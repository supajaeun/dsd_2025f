==> flow/design.v <==
`timescale 1ns/10ps
module CtrlFsm (
    input  wire       iClk,
    input  wire       iRsn,
    input  wire       iUpdateFlag,    
    input  wire       iEnSample600k,  
    output reg        oCsn_Fsm,       
    output reg        oWrn_Fsm,       
    output reg  [4:0] oAddr_Fsm,      
    output reg        oEnOut          
);
    localparam S_IDLE    = 3'd0;
    localparam S_COEFFWR = 3'd1;
    localparam S_WREND   = 3'd2;
    localparam S_FETCH   = 3'd3;
    localparam S_LOOP    = 3'd4;  
    localparam S_FLUSH   = 3'd5;
    localparam S_SUM     = 3'd6;
    localparam S_OUTPUT  = 3'd7;
    reg [2:0] rCurState, rNxtState;
    reg [4:0] rCoeff_cnt;  
    reg [3:0] rAddr_cnt;   
    always @(posedge iClk) begin
        if (!iRsn) rCurState <= S_IDLE;
        else       rCurState <= rNxtState;
    end
    always @(*) begin
        case (rCurState)
            S_IDLE: begin
                if (iUpdateFlag) rNxtState = S_COEFFWR;
                else             rNxtState = S_IDLE;
            end
            S_COEFFWR: begin
                if (rCoeff_cnt == 5'd21) rNxtState = S_WREND;
                else                     rNxtState = S_COEFFWR;
            end
            S_WREND: begin
                if (iUpdateFlag)       rNxtState = S_COEFFWR;  
                else if (iEnSample600k) rNxtState = S_FETCH;    
                else                   rNxtState = S_WREND;
            end
            S_FETCH: begin
                rNxtState = S_LOOP;
            end
            S_LOOP: begin
                if (rAddr_cnt == 4'd10) rNxtState = S_FLUSH;
                else                    rNxtState = S_LOOP;
            end
            S_FLUSH:  rNxtState = S_SUM;
            S_SUM:    rNxtState = S_OUTPUT;
            S_OUTPUT: begin
                if (iUpdateFlag) rNxtState = S_COEFFWR;
                else             rNxtState = S_WREND;
            end
            default: rNxtState = S_IDLE;
        endcase
    end
    always @(posedge iClk) begin
        if (!iRsn) rCoeff_cnt <= 0;
        else if (rCurState == S_COEFFWR) begin
            if (rCoeff_cnt < 21) rCoeff_cnt <= rCoeff_cnt + 1;
        end
        else if (rCurState == S_WREND) begin 
            if (iUpdateFlag) rCoeff_cnt <= 0;
        end
    end
    always @(posedge iClk) begin
        if (!iRsn) rAddr_cnt <= 0;
        else if (rCurState == S_FETCH) rAddr_cnt <= 0;  
        else if (rCurState == S_LOOP) begin
            if (rAddr_cnt < 10) rAddr_cnt <= rAddr_cnt + 1;
        end
    end
    always @(*) begin
        oCsn_Fsm  = 1'b1;  
        oWrn_Fsm  = 1'b1;  
        oAddr_Fsm = 5'd0;
        case (rCurState)
            S_COEFFWR: begin
                oCsn_Fsm  = 1'b0;  
                oWrn_Fsm  = 1'b0;  
                oAddr_Fsm = rCoeff_cnt;
            end
            S_LOOP, S_FETCH: begin
                oCsn_Fsm  = 1'b0;  
                oWrn_Fsm  = 1'b1;  
                oAddr_Fsm = {1'b0, rAddr_cnt};  
            end
        endcase
    end
    always @(*) begin
        if (rCurState == S_OUTPUT) oEnOut = 1'b1;
        else                       oEnOut = 1'b0;
    end
endmodule
Step by step through the tools: CtrlFsm
What the tools print for CtrlFsm, step after step.
Line numbers count from 1 in the design file above.
Operators carry their Yosys type and port widths (W data, S select, Z words).
Library cell names are shortened.
{"block": "setup", "design": "CtrlFsm", "clk_port": "iClk", "library": "sky130hd", "lib_corner": "tt_025C_1v80"}

Word-level counts
Source: Yosys, flattened and elaborated, memories not mapped. Widths are those after wreduce. Registers that Yosys merges into a memory's read port (data or address) are not register bits. Print and check cells do not count. Equal cells are merged and count once.
{"block": "word_totals", "register_bits": 12, "output_inout_bits": 8, "word_cells": 41, "in_bits": 4}
{"block": "classes", "n_mux": 15, "add_sub_neg": 2, "compare": 2, "equal": 10, "logic": 1, "reduce_logical": 8}
{"block": "ops", "op": "$pmux W3 S8", "n": 1}
{"block": "ops", "op": "$mux W5", "n": 4}
{"block": "ops", "op": "$eq A3 B3 Y1 const B", "n": 4}
{"block": "ops", "op": "$pmux W5 S2", "n": 1}
{"block": "ops", "op": "$eq A3 B2 Y1 const B", "n": 2}
{"block": "ops", "op": "$mux W2", "n": 3}
{"block": "ops", "op": "$mux W1", "n": 6}
{"block": "ops", "op": "$add A5 B1 Y5 const B", "n": 1}
{"block": "ops", "op": "$lt A5 B5 Y1 const B", "n": 1}
{"block": "ops", "op": "$eq A5 B5 Y1 const B", "n": 1}
{"block": "ops", "op": "$reduce_bool A2 Y1", "n": 2}
{"block": "ops", "op": "$reduce_or A2 Y1", "n": 2}
{"block": "ops", "op": "$add A4 B1 Y4 const B", "n": 1}
{"block": "ops", "op": "$lt A4 B4 Y1 const B", "n": 1}
{"block": "ops", "op": "$eq A4 B4 Y1 const B", "n": 1}
{"block": "ops", "op": "$eq A3 B1 Y1 const B", "n": 1}
{"block": "ops", "op": "$logic_not A3 Y1", "n": 1}
{"block": "ops", "op": "$reduce_and A3 Y1", "n": 1}
{"block": "ops", "op": "$reduce_or A3 Y1", "n": 1}
{"block": "ops", "op": "$ne A2 B2 Y1 const B", "n": 1}
{"block": "ops", "op": "$reduce_and A2 Y1", "n": 1}
{"block": "ops", "op": "$not A1 Y1", "n": 1}

Depth
Longest topological path by Yosys (ltp), each cell counted once; first at word level (registers and memories cut), then after technology mapping (sequential cells cut; the memories' decode and read muxes count).
{"block": "depth", "word_depth": 3, "ABC_AREA": 0, "mapped_depth": 5}

Netlist
Source: synth_stat.txt of the flow (Yosys; design flattened, memories mapped). It holds for the ABC_AREA given above (unset counts as 0); a run with the other value may have another netlist.
The area totals of this step are shown rounded.
{"block": "types", "cell_type": "dfxtp_1", "n": 17, "type_area_um2": 340.326}
{"block": "types", "cell_type": "ha_1", "n": 4, "type_area_um2": 50.048}
{"block": "types", "cell_type": "nand2_1", "n": 9, "type_area_um2": 33.782}
{"block": "types", "cell_type": "inv_1", "n": 8, "type_area_um2": 30.029}
{"block": "types", "cell_type": "a21oi_1", "n": 5, "type_area_um2": 25.024}
{"block": "types", "cell_type": "buf_6", "n": 2, "type_area_um2": 22.522}
{"block": "types", "cell_type": "o21ai_0", "n": 4, "type_area_um2": 20.019}
{"block": "types", "cell_type": "and2_1", "n": 3, "type_area_um2": 18.768}
{"block": "types", "cell_type": "nor4_1", "n": 3, "type_area_um2": 18.768}
{"block": "types", "cell_type": "a211o_1", "n": 2, "type_area_um2": 17.517}
{"block": "types", "cell_type": "a22o_1", "n": 2, "type_area_um2": 17.517}
{"block": "types", "cell_type": "a31o_2", "n": 2, "type_area_um2": 17.517}
{"block": "types", "cell_type": "a41oi_1", "n": 2, "type_area_um2": 17.517}
{"block": "types", "cell_type": "nor2_1", "n": 4, "type_area_um2": 15.014}
{"block": "types", "cell_type": "o31ai_1", "n": 2, "type_area_um2": 15.014}
{"block": "types", "cell_type": "nor2b_1", "n": 2, "type_area_um2": 12.512}
{"block": "types", "cell_type": "o22ai_2", "n": 1, "type_area_um2": 12.512}
{"block": "types", "cell_type": "a22o_2", "n": 1, "type_area_um2": 10.01}
Other cell types: 17; their cells: 19.
{"block": "mapped", "buffers": 3, "ffs": 17, "cell_count": 92, "synth_area_mm2": 0.000832}

Path before layout
Source: OpenSTA report_checks on the synthesized netlist (no wires, ideal clock, input and output delay 20% of the period each), path of least setup slack; recovery checks are left aside. Register names are those of the netlist, which keeps one name where synthesis merged equal registers.
{"block": "synth_timing", "path_type": "register to register", "startpoint": "register rCoeff_cnt[2]", "endpoint": "register rCoeff_cnt[2]", "clock_period_ps": 1460, "stages": 6, "n_path_buf": 1, "t_arrival_ps": 1236, "slack_ps": 102, "setup_time_ps": 122, "path_delay_ps": 1358, "launch_ps": 0, "synth_period_reached_ps": 1358}
"path_delay_ps" = arrival - input delay + setup time.
"stages": output pins that drive a net of the path, with the launching flip-flop's if there is one; two outputs of one cell count as two.
"synth_period_reached_ps" = period - worst setup slack (recovery checks aside). The figure is calculated, with input and output delays left at 20% of the set period.
The rows between start and end are the longest chain of elaborated cells between them; the timing report does not say that the signal goes this way. Where chains are equally long, one stands for them.
A line is the first line of the expression or statement that the cell stems from. Yosys adds cells for indexed reads and writes and turns some case tables into memories.
A register here has more assigning lines than the two given.
{"block": "synth_via", "cell_sequence": "dfxtp_1 -> buf_6 -> a21oi_2 -> o22ai_2 -> or2_4 -> a311o_1", "elab_chain_cells": 3}
{"block": "synth_rtl", "item": "start, declared", "line_no": 21, "text": "reg [4:0] rCoeff_cnt;"}
{"block": "synth_rtl", "item": "start, assigned", "line_no": 59, "text": "if (!iRsn) rCoeff_cnt <= 0;"}
{"block": "synth_rtl", "item": "start, assigned", "line_no": 61, "text": "if (rCoeff_cnt < 21) rCoeff_cnt <= rCoeff_cnt + 1;"}
{"block": "synth_rtl", "item": "$add A5 B1 Y5", "line_no": 61}
{"block": "synth_rtl", "item": "$mux W5", "line_no": 61}
{"block": "synth_rtl", "item": "$mux W5", "line_no": 60, "text": "else if (rCurState == S_COEFFWR) begin"}
{"block": "synth_rtl", "item": "end, assigned", "line_no": 59}
{"block": "synth_rtl", "item": "end, assigned", "line_no": 61}
{"block": "synth_rtl", "item": "end, declared", "line_no": 21}

Path in the finished layout
From the final timing report of job 2: the path of least setup slack in the routed layout; clock arrival at registers is part of the times.
The path's times are printed in steps of 10 ps; the period is the one set.
{"block": "layout_timing", "path_type": "register to output", "startpoint": "register rCurState", "endpoint": "output oAddr_Fsm[2]", "stages": 4, "slack_ps": -590, "output_delay_ps": 160, "t_arrival_ps": 1240, "n_path_buf": 1, "launch_ps": 300, "clock_period_ps": 820}
Where an end lacks its bit number, it is one bit of the signal, or one of the new flip-flops if synthesis recoded a state register.
The rows between start and end are the longest chain of elaborated cells between them; the timing report does not say that the signal goes this way. Where chains are equally long, one stands for them.
{"block": "layout_via", "cell_sequence": "dfxtp_2 -> or2_4 -> a22o_4 -> buf_6", "elab_chain_cells": 3}
{"block": "layout_rtl", "item": "start, declared", "line_no": 20, "text": "reg [2:0] rCurState, rNxtState;"}
{"block": "layout_rtl", "item": "start, assigned", "line_no": 24, "text": "if (!iRsn) rCurState <= S_IDLE;"}
{"block": "layout_rtl", "item": "start, assigned", "line_no": 25, "text": "else       rCurState <= rNxtState;"}
{"block": "layout_rtl", "item": "$eq A3 B2 Y1", "line_no": 78, "text": "case (rCurState)"}
{"block": "layout_rtl", "item": "$reduce_or A2 Y1", "line_no": 78}
{"block": "layout_rtl", "item": "$pmux W5 S2", "line_no": 78}
{"block": "layout_rtl", "item": "end, declared", "line_no": 9, "text": "output reg  [4:0] oAddr_Fsm,"}

# Flow runs of CtrlFsm

Module CtrlFsm, platform sky130hd: 2 stored runs of the flow (Yosys, OpenROAD) with differing settings, in no particular order. Input and output delays are each 20% of the period that was set; the output load is 0.01 pF.
"achieved_period_ps" = clock period - worst setup slack. The figure is calculated, with input and output delays left at 20% of the set period.
"power_uw" rests on the timing tool's default activity at the inputs, not on a simulated workload.
Results are given in rounded form.

{"run": "job 1", "settings": { "period_ns": 1.4, "CORE_UTILIZATION": 71, "PLACE_DENSITY_LB_ADDON": 0.29, "CELL_PAD_IN_SITES_DETAIL_PLACEMENT": 2, "ABC_AREA": 1, "CAP_MARGIN": 20, "CORE_MARGIN": 2, "SLEW_MARGIN": 20 }, "outcome": "no final report: placement broke off with FLW-0024"}
{"run": "job 2", "settings": { "period_ns": 0.82, "CORE_UTILIZATION": 23, "SETUP_SLACK_MARGIN": -0.05, "PLACE_DENSITY_LB_ADDON": 0.29, "TNS_END_PERCENT": 20, "SLEW_MARGIN": 25, "MIN_ROUTING_LAYER": "met1", "MAX_ROUTING_LAYER": "met5", "CAP_MARGIN": 20, "CORE_MARGIN": 2 }, "results": { "final_stdcell_area_mm2": 0.00129, "die_mm2": 0.00411, "achieved_period_ps": 1406, "holdWs_ps": 368, "worst_setup_slack_ps": -586, "power_uw": 1510, "synth_chip_area_mm2": 0.000832 }}
